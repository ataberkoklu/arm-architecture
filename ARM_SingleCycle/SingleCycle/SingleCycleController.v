==> flow/design.v <==
module SingleCycleController (
	input 	wire [3:0] 	Rd,
	input 	wire [1:0] 	Op,
	input 	wire [5:0] 	Func,
	input 	wire [3:0]	Cond,
	input 	wire [3:0]	ALUFlags,
	input 	wire 			CLK,
	output 	wire 			PCSrc,
	output 	wire 			RegWrite,
	output 	wire 			MemWrite,
	output 	wire 			Mem2Reg,
	output 	wire 			ALUSrc,
	output 	wire [1:0]	ImmSrc,
	output 	wire [1:0]	RegSrc,
	output 	wire [1:0]	ALUControl,
	output 	wire 			MemSrc
);
reg [3:0] Status;  
wire [1:0] FlagWrite;
reg CondEx;
wire [1:0] FlagW;
wire RegW, MemW, PCS;
wire N, Z, C, V, NoWrite;
assign {N, Z, C, V} = Status;
assign FlagWrite[1] = FlagW[1] & CondEx;
assign FlagWrite[0] = FlagW[0] & CondEx;
assign RegWrite = RegW & CondEx & (!NoWrite);
assign MemWrite = MemW & CondEx;
assign PCSrc = PCS & CondEx;
SingleCycleDecoder SingleCycleDecoder_inst0(
	.Rd(Rd),
	.Op(Op),
	.Func(Func),
	.RegSrc(RegSrc),
	.PCS(PCS),
	.RegW(RegW),
	.MemW(MemW),
	.FlagW(FlagW),
	.ALUSrc(ALUSrc),
	.ImmSrc(ImmSrc),
	.Mem2Reg(Mem2Reg),
	.ALUControl(ALUControl),
	.MemSrc(MemSrc),
	.NoWrite(NoWrite)
);
always @(posedge(CLK))
	begin
		if (FlagWrite[1])
			Status[3:2] <= ALUFlags[3:2];
		if (FlagWrite[0])
			Status[1:0] <= ALUFlags[1:0];
	end
always @(Cond, N, Z, C, V)
	case(Cond)
		4'b0000:
			CondEx = Z;
		4'b0001:
			CondEx = !Z;
		4'b0010:
			CondEx = C;
		4'b0011:
			CondEx = !C;
		4'b0100:
			CondEx = N;
		4'b0101:
			CondEx = !N;
		4'b0110:
			CondEx = V;
		4'b0111:
			CondEx = !V;
		4'b1000:
			CondEx = !Z & C;
		4'b1001:
			CondEx = Z | !C;
		4'b1010:
			CondEx = !(N^V);
		4'b1011:
			CondEx = N^V;
		4'b1100:
			CondEx = !Z & !(N^V);
		4'b1101:
			CondEx = Z | (N^V);
		4'b1110:
			CondEx = 1;
		4'b1111:
			CondEx = 0;
	endcase
endmodule 
module SingleCycleDecoder (
	input 	wire [3:0] 	Rd,
	input 	wire [1:0] 	Op,
	input 	wire [5:0] 	Func,
	output 	wire 			NoWrite,
	output 	reg  			PCS,
	output 	reg  			RegW,
	output 	reg  			MemW,
	output 	reg  			Mem2Reg,
	output 	reg 			MemSrc,
	output 	reg  			ALUSrc,
	output 	reg  [1:0]	ImmSrc,
	output 	reg  [1:0]	RegSrc,
	output 	reg  [1:0]	ALUControl,
	output 	reg  [1:0]	FlagW
);
	assign NoWrite = (Op == 2'b00) & (Func[4:1] == 4'b1010);
	always @*
	case(Op)
		2'b00:	 
			begin
				PCS			= (Rd == 4'b1111);
				RegW			= 1;
				MemW			= 0;
				Mem2Reg		= 0;
				ALUSrc		= Func[5];
				ImmSrc		= 0;
				RegSrc		= 0;
				case(Func[4:1])
					4'b0100:  
						begin
							ALUControl = 2'b00;
							MemSrc 	  = 0;
							FlagW		  = (Func[0]) ? 2'b11 : 2'b00;
						end
					4'b0010:  
						begin
							ALUControl = 2'b01;
							MemSrc 	  = 0;
							FlagW		  = (Func[0]) ? 2'b11 : 2'b00;
						end
					4'b0000:  
						begin
							ALUControl = 2'b10;
							MemSrc 	  = 0;
							FlagW		  = (Func[0]) ? 2'b10 : 2'b00;
						end
					4'b1100:  
						begin
							ALUControl = 2'b11;
							MemSrc 	  = 0;
							FlagW		  = (Func[0]) ? 2'b10 : 2'b00;
						end
					4'b1010:  
						begin
							ALUControl = 2'b01;
							MemSrc 	  = 0;
							FlagW		  = 2'b00;
						end
					4'b1101:  
						begin
							ALUControl = 2'b11;
							MemSrc 	  = 1;
							FlagW		  = (Func[0]) ? 2'b10 : 2'b00;
						end
					default: 
						begin
							ALUControl = 2'b01;
							MemSrc 	  = 0;
							FlagW		  = 2'b00;
						end
				endcase
			end
		2'b01:	 
			begin
				RegW			= (Func[0]) ? 1'b1 : 1'b0;
				PCS			= (!Func[0]) & (Rd == 4'b1111);
				MemW			= (Func[0]) ? 1'b0 : 1'b1;
				Mem2Reg		= 1;
				ALUSrc		= 1;
				MemSrc 	   = 0;
				ImmSrc		= 2'b01;
				RegSrc		= 2'b10;
				ALUControl 	= 2'b01;
				FlagW		  	= 2'b00;	
			end
		2'b10: 	 
			begin
				PCS			= 1;
				RegW			= 0;
				MemW			= 0;
				Mem2Reg		= 0;
				MemSrc 	   = 0;
				ALUSrc		= 1;
				ImmSrc		= 2'b10;
				RegSrc		= 2'b11;
				ALUControl 	= 2'b01;
				FlagW		  	= 2'b00;	
			end
		2'b11:
			begin
				PCS			= 0;
				RegW			= 0;
				MemW			= 0;
				MemSrc 	   = 0;
				Mem2Reg		= 0;
				ALUSrc		= 1;
				ImmSrc		= 2'b00;
				RegSrc		= 2'b00;
				ALUControl 	= 2'b00;
				FlagW		  	= 2'b00;	
			end
	endcase
endmodule 
Tool chain data of SingleCycleController
What the tools print for SingleCycleController, step after step.
Line numbers count from 1 in the design file above.
Library cell names are shortened.
A cell with -- has no value.
- design top: SingleCycleController
- clock: CLK
- library: sky130hd
- timing corner: tt_025C_1v80

Word-level counts
Yosys after proc, flatten, opt, wreduce and memory -nomap, before mapping. Enables and synchronous resets that opt folds into registers are not counted as muxes. Memory bits, and registers merged into a memory's read port (data or address), are not among the register bits. Print and check cells are not counted. Equal cells are merged and count once.
- add/subtract/negate cells at 0
- multiply operators at 0
- noted div/mod/pow operators: 0
- order comparisons at 0
- eq/ne operators at 24
- noted shift operators: 0
- mux-type cells: 18
- bitwise gates (word level): 13
- reductions and logical operators at 18
- operators by type and width (cell ; number):
    == test 4 bit (second input constant) ; 12
    case mux 2 bit (select 3 bit) ; 4
    == test 4 x 3 -> 1 bit (second input constant) ; 5
    case mux 1 bit (select 16 bit) ; 1
    == test 4 x 2 -> 1 bit (second input constant) ; 3
    bitwise AND 1 bit ; 10
    OR reduction 2 bit ; 5
    OR reduction 3 bit ; 3
    logical NOT 4 bit ; 2
    case mux 2 bit (select 2 bit) ; 2
    case mux 1 bit (select 2 bit) ; 4
    logical NOT 1 bit ; 7
    == test 2 bit (second input constant) ; 2
    == test 4 x 1 -> 1 bit (second input constant) ; 1
    case mux 1 bit (select 4 bit) ; 1
    2-to-1 mux 2 bit ; 2
    case mux 1 bit (select 3 bit) ; 1
    2-to-1 mux 1 bit ; 3
    bitwise OR 1 bit ; 2
    == test 2 x 1 -> 1 bit (second input constant) ; 1
    logical NOT 2 bit ; 1
    XOR 1 bit ; 1
- noted flip-flop bits (word level): 4
- bits in latches: 0
- RAM bits: 0
- noted bits in read-only memories: 0
- word width x clocked read ports at 0
- memory cells at 0
- bits of input ports: 21
- noted output and inout bits: 12
- elaborated cells: 75

Logic depth
Longest topological path by Yosys (ltp), each cell counted once; first at word level (registers and memories cut), then after technology mapping (sequential cells cut; the memories' decode and read muxes count).
- noted depth in word-level cells: 6
- noted ABC_AREA: 0
- gate-level depth with buffers: 6

Synthesis result
Source: synth_stat.txt of the flow (Yosys; design flattened, memories mapped). It holds for the ABC_AREA given above (unset counts as 0); a run with the other value may have another netlist.
- cell types (cell ; number ; total area (µm²)):
    edfxtp_1 ; 4 ; 120.115
    ha_1 ; 4 ; 50.048
    mux2i_1 ; 4 ; 40.038
    xnor2_1 ; 4 ; 35.034
    nor3_1 ; 5 ; 25.024
    buf_4 ; 3 ; 22.522
    inv_1 ; 6 ; 22.522
    mux2i_4 ; 1 ; 22.522
    nand2_1 ; 6 ; 22.522
    nor2_1 ; 5 ; 18.768
    a32oi_2 ; 1 ; 16.266
    xnor2_2 ; 1 ; 16.266
    a21oi_1 ; 3 ; 15.014
    buf_6 ; 1 ; 11.261
    nand4bb_1 ; 1 ; 11.261
    nor4bb_1 ; 1 ; 10.01
    o21ai_0 ; 2 ; 10.01
    a211o_1 ; 1 ; 8.758
Other cell types: 11; their cells: 11.
- cell count: 64
- cell area after synthesis at 0.0005555 mm²
- flip-flops at 4
By module: a second synthesis without flattening, with its own total; a netlist apart from the flattened one above.
- cells (unflattened synthesis) at 59
- area (unflattened synthesis) at 0.000573 mm²
Rows give one instance, submodules left out.
- by module (module ; times used ; cells ; area (mm²) ; seq. area (mm²)):
    SingleCycleController ; 1 ; 30 ; 0.0003716 ; 0.0001201
    SingleCycleDecoder ; 1 ; 29 ; 0.0002014 ; 0

Timing after synthesis
Path of least setup slack by OpenSTA after synthesis, without wires, with an ideal clock, recovery checks aside; 20% of the period is set as input and as output delay. Where synthesis merged equal registers, the netlist keeps one of their names.
- path kind: input -> output
- from: input Cond[0]
- to: output MemWrite
- period at 2.44 ns
- input delay: 0.488 ns
- noted time at the first pin: 0.488 ns
- noted arrival: 1.692 ns
- noted data required time: 1.952 ns
- noted setup slack: 0.260 ns
- delay of the path at 1.204 ns
- stages on the path at 6
- noted buffers on the path: 1
- synthesis period reached at 2.18 ns
"delay of the path" = arrival - input delay + setup time.
At an output port there is no setup time.
"stages on the path": output pins that drive a net of the path, with the launching flip-flop's if there is one; two outputs of one cell count as two.
"synthesis period reached" = period - worst setup slack (recovery checks aside). The figure is calculated, with input and output delays left at 20% of the set period.
The rows between start and end are the longest chain of elaborated cells between them; the timing report does not say that the signal goes this way. Where chains are equally long, one stands for them.
Each line given opens the expression or statement behind the cell; cells for indexed reads and writes are added by Yosys, which also makes memories of some case tables.
- cells stage by stage: buf_4 xnor2_1 a221oi_1 a211o_1 a32oi_2 nor4bb_1
- length of the longest elaborated chain: 3
- elaborated cells between the ends (all ways) at 18
- noted source lines of those cells: 2
- those cells by class: 15 x eq/ne; 1 x mux; 1 x logic; 1 x reduce/logical
- RTL lines, path after synthesis (element ; line ; RTL):
    from (decl) ; 5 ; input wire [3:0] Cond,
    == test 4 bit ; 54 ; case(Cond)
    case mux 1 bit (select 16 bit) ; 54 ;
    bitwise AND 1 bit ; 28 ; assign MemWrite = MemW & CondEx;
    to (decl) ; 10 ; output wire MemWrite,

Path in the finished layout
From the final timing report of stored run 2: the path of least setup slack in the routed layout; clock arrival at registers is part of the times.
- path kind: input -> output
- from: input Cond[2]
- to: output MemWrite
- period at 2.78 ns
- input delay: 0.56 ns
- noted time at the first pin: 0.56 ns
- noted arrival: 2.13 ns
- noted data required time: 2.22 ns
- noted setup slack: 0.09 ns
- stages on the path at 6
- noted buffers on the path: 2
The rows between start and end are the longest chain of elaborated cells between them; the timing report does not say that the signal goes this way. Where chains are equally long, one stands for them.
- cells stage by stage: clkdlybuf4s50_1 inv_1 o2111ai_1 a32oi_2 nor4bb_1 clkdlybuf4s15_1
- length of the longest elaborated chain: 3
- elaborated cells between the ends (all ways) at 18
- noted source lines of those cells: 2
- those cells by class: 15 x eq/ne; 1 x mux; 1 x logic; 1 x reduce/logical
- RTL lines, path post-layout (element ; line ; RTL):
    from (decl) ; 5 ; input wire [3:0] Cond,
    == test 4 bit ; 54 ; case(Cond)
    case mux 1 bit (select 16 bit) ; 54 ;
    bitwise AND 1 bit ; 28 ; assign MemWrite = MemW & CondEx;
    to (decl) ; 10 ; output wire MemWrite,

Below are 2 stored runs of the flow (Yosys, OpenROAD; platform sky130hd) on SingleCycleController, each with its settings and what was measured, unordered. Constraints: input delay and output delay 20% of the set period each, output load 0.01 pF.
"achieved clock period": clock period set for the run, less the worst setup slack. It is reckoned from that one timing run; input and output delays stay at 20% of the period that was set.
"worst setup path time": the worst setup path's part of the clock period (all of it between registers, 20% less for each end at a port) less its slack. A launch clock that arrives late makes it longer, a capture clock that arrives late makes it shorter.
"overall power" is the tool's figure for a default switching activity; nothing was simulated.

Stored run 1

==> flow/run.sh <==
#!/bin/bash
# the make line also repeats the synthesis and layout settings of config.mk as NAME=value (left out here)
make -C /OpenROAD-flow-scripts/flow DESIGN_CONFIG=/design/flow/config.mk WORK_HOME=/design/flow/orfs CLKGATE_MAP_FILE= finish
==> flow/config.mk <==
export PLATFORM = sky130hd
export DESIGN_NAME = SingleCycleController
export DESIGN_NICKNAME = SingleCycleController
export VERILOG_FILES = /design/flow/design.v
export SDC_FILE = /design/flow/constraint.sdc
export NUM_CORES = 4
export LEC_CHECK = 0
export CAP_MARGIN = 20
export CELL_PAD_IN_SITES_GLOBAL_PLACEMENT = 3
export CORE_ASPECT_RATIO = 0.57
export CORE_MARGIN = 8
export CORE_UTILIZATION = 43
export CTS_CLUSTER_DIAMETER = 176
export GPL_ROUTABILITY_DRIVEN = 1
export GPL_TIMING_DRIVEN = 1
export SLEW_MARGIN = 35
==> flow/constraint.sdc <==
create_clock -name core_clock -period 1.54 [get_ports {CLK}]
set_input_delay 0.3080 -clock core_clock [delete_from_list [all_inputs] [get_ports {CLK}]]
set_output_delay 0.3080 -clock core_clock [all_outputs]
set_load 0.01 [all_outputs]

Stored run 1: no results, floorplanning failed with PDN-0185.

Stored run 2

==> flow/run.sh <==
#!/bin/bash
# the make line also repeats the synthesis and layout settings of config.mk as NAME=value (left out here)
make -C /OpenROAD-flow-scripts/flow DESIGN_CONFIG=/design/flow/config.mk WORK_HOME=/design/flow/orfs CLKGATE_MAP_FILE= finish
==> flow/config.mk <==
export PLATFORM = sky130hd
export DESIGN_NAME = SingleCycleController
export DESIGN_NICKNAME = SingleCycleController
export VERILOG_FILES = /design/flow/design.v
export SDC_FILE = /design/flow/constraint.sdc
export NUM_CORES = 4
export LEC_CHECK = 0
export CAP_MARGIN = 20
export CORE_MARGIN = 2
export CORE_UTILIZATION = 40
export SLEW_MARGIN = 20
==> flow/constraint.sdc <==
create_clock -name core_clock -period 2.78 [get_ports {CLK}]
set_input_delay 0.5560 -clock core_clock [delete_from_list [all_inputs] [get_ports {CLK}]]
set_output_delay 0.5560 -clock core_clock [all_outputs]
set_load 0.01 [all_outputs]

Measured in stored run 2:
- worst setup slack after layout: 0.092 ns
- noted the setup TNS: 0.000 ns
- noted the overall power: 0.0002511 W
- noted the worst setup path time: 1.58 ns
- critical path kind: input -> output
- utilization after layout: 0.749
- noted the achieved clock period: 2.688 ns
- noted the std-cell area (final layout): 0.0009747 mm²
- noted the area of the die: 0.0017028 mm²
- synthesized cell area at 0.0005555 mm²
- noted the worst hold slack: 0.885 ns
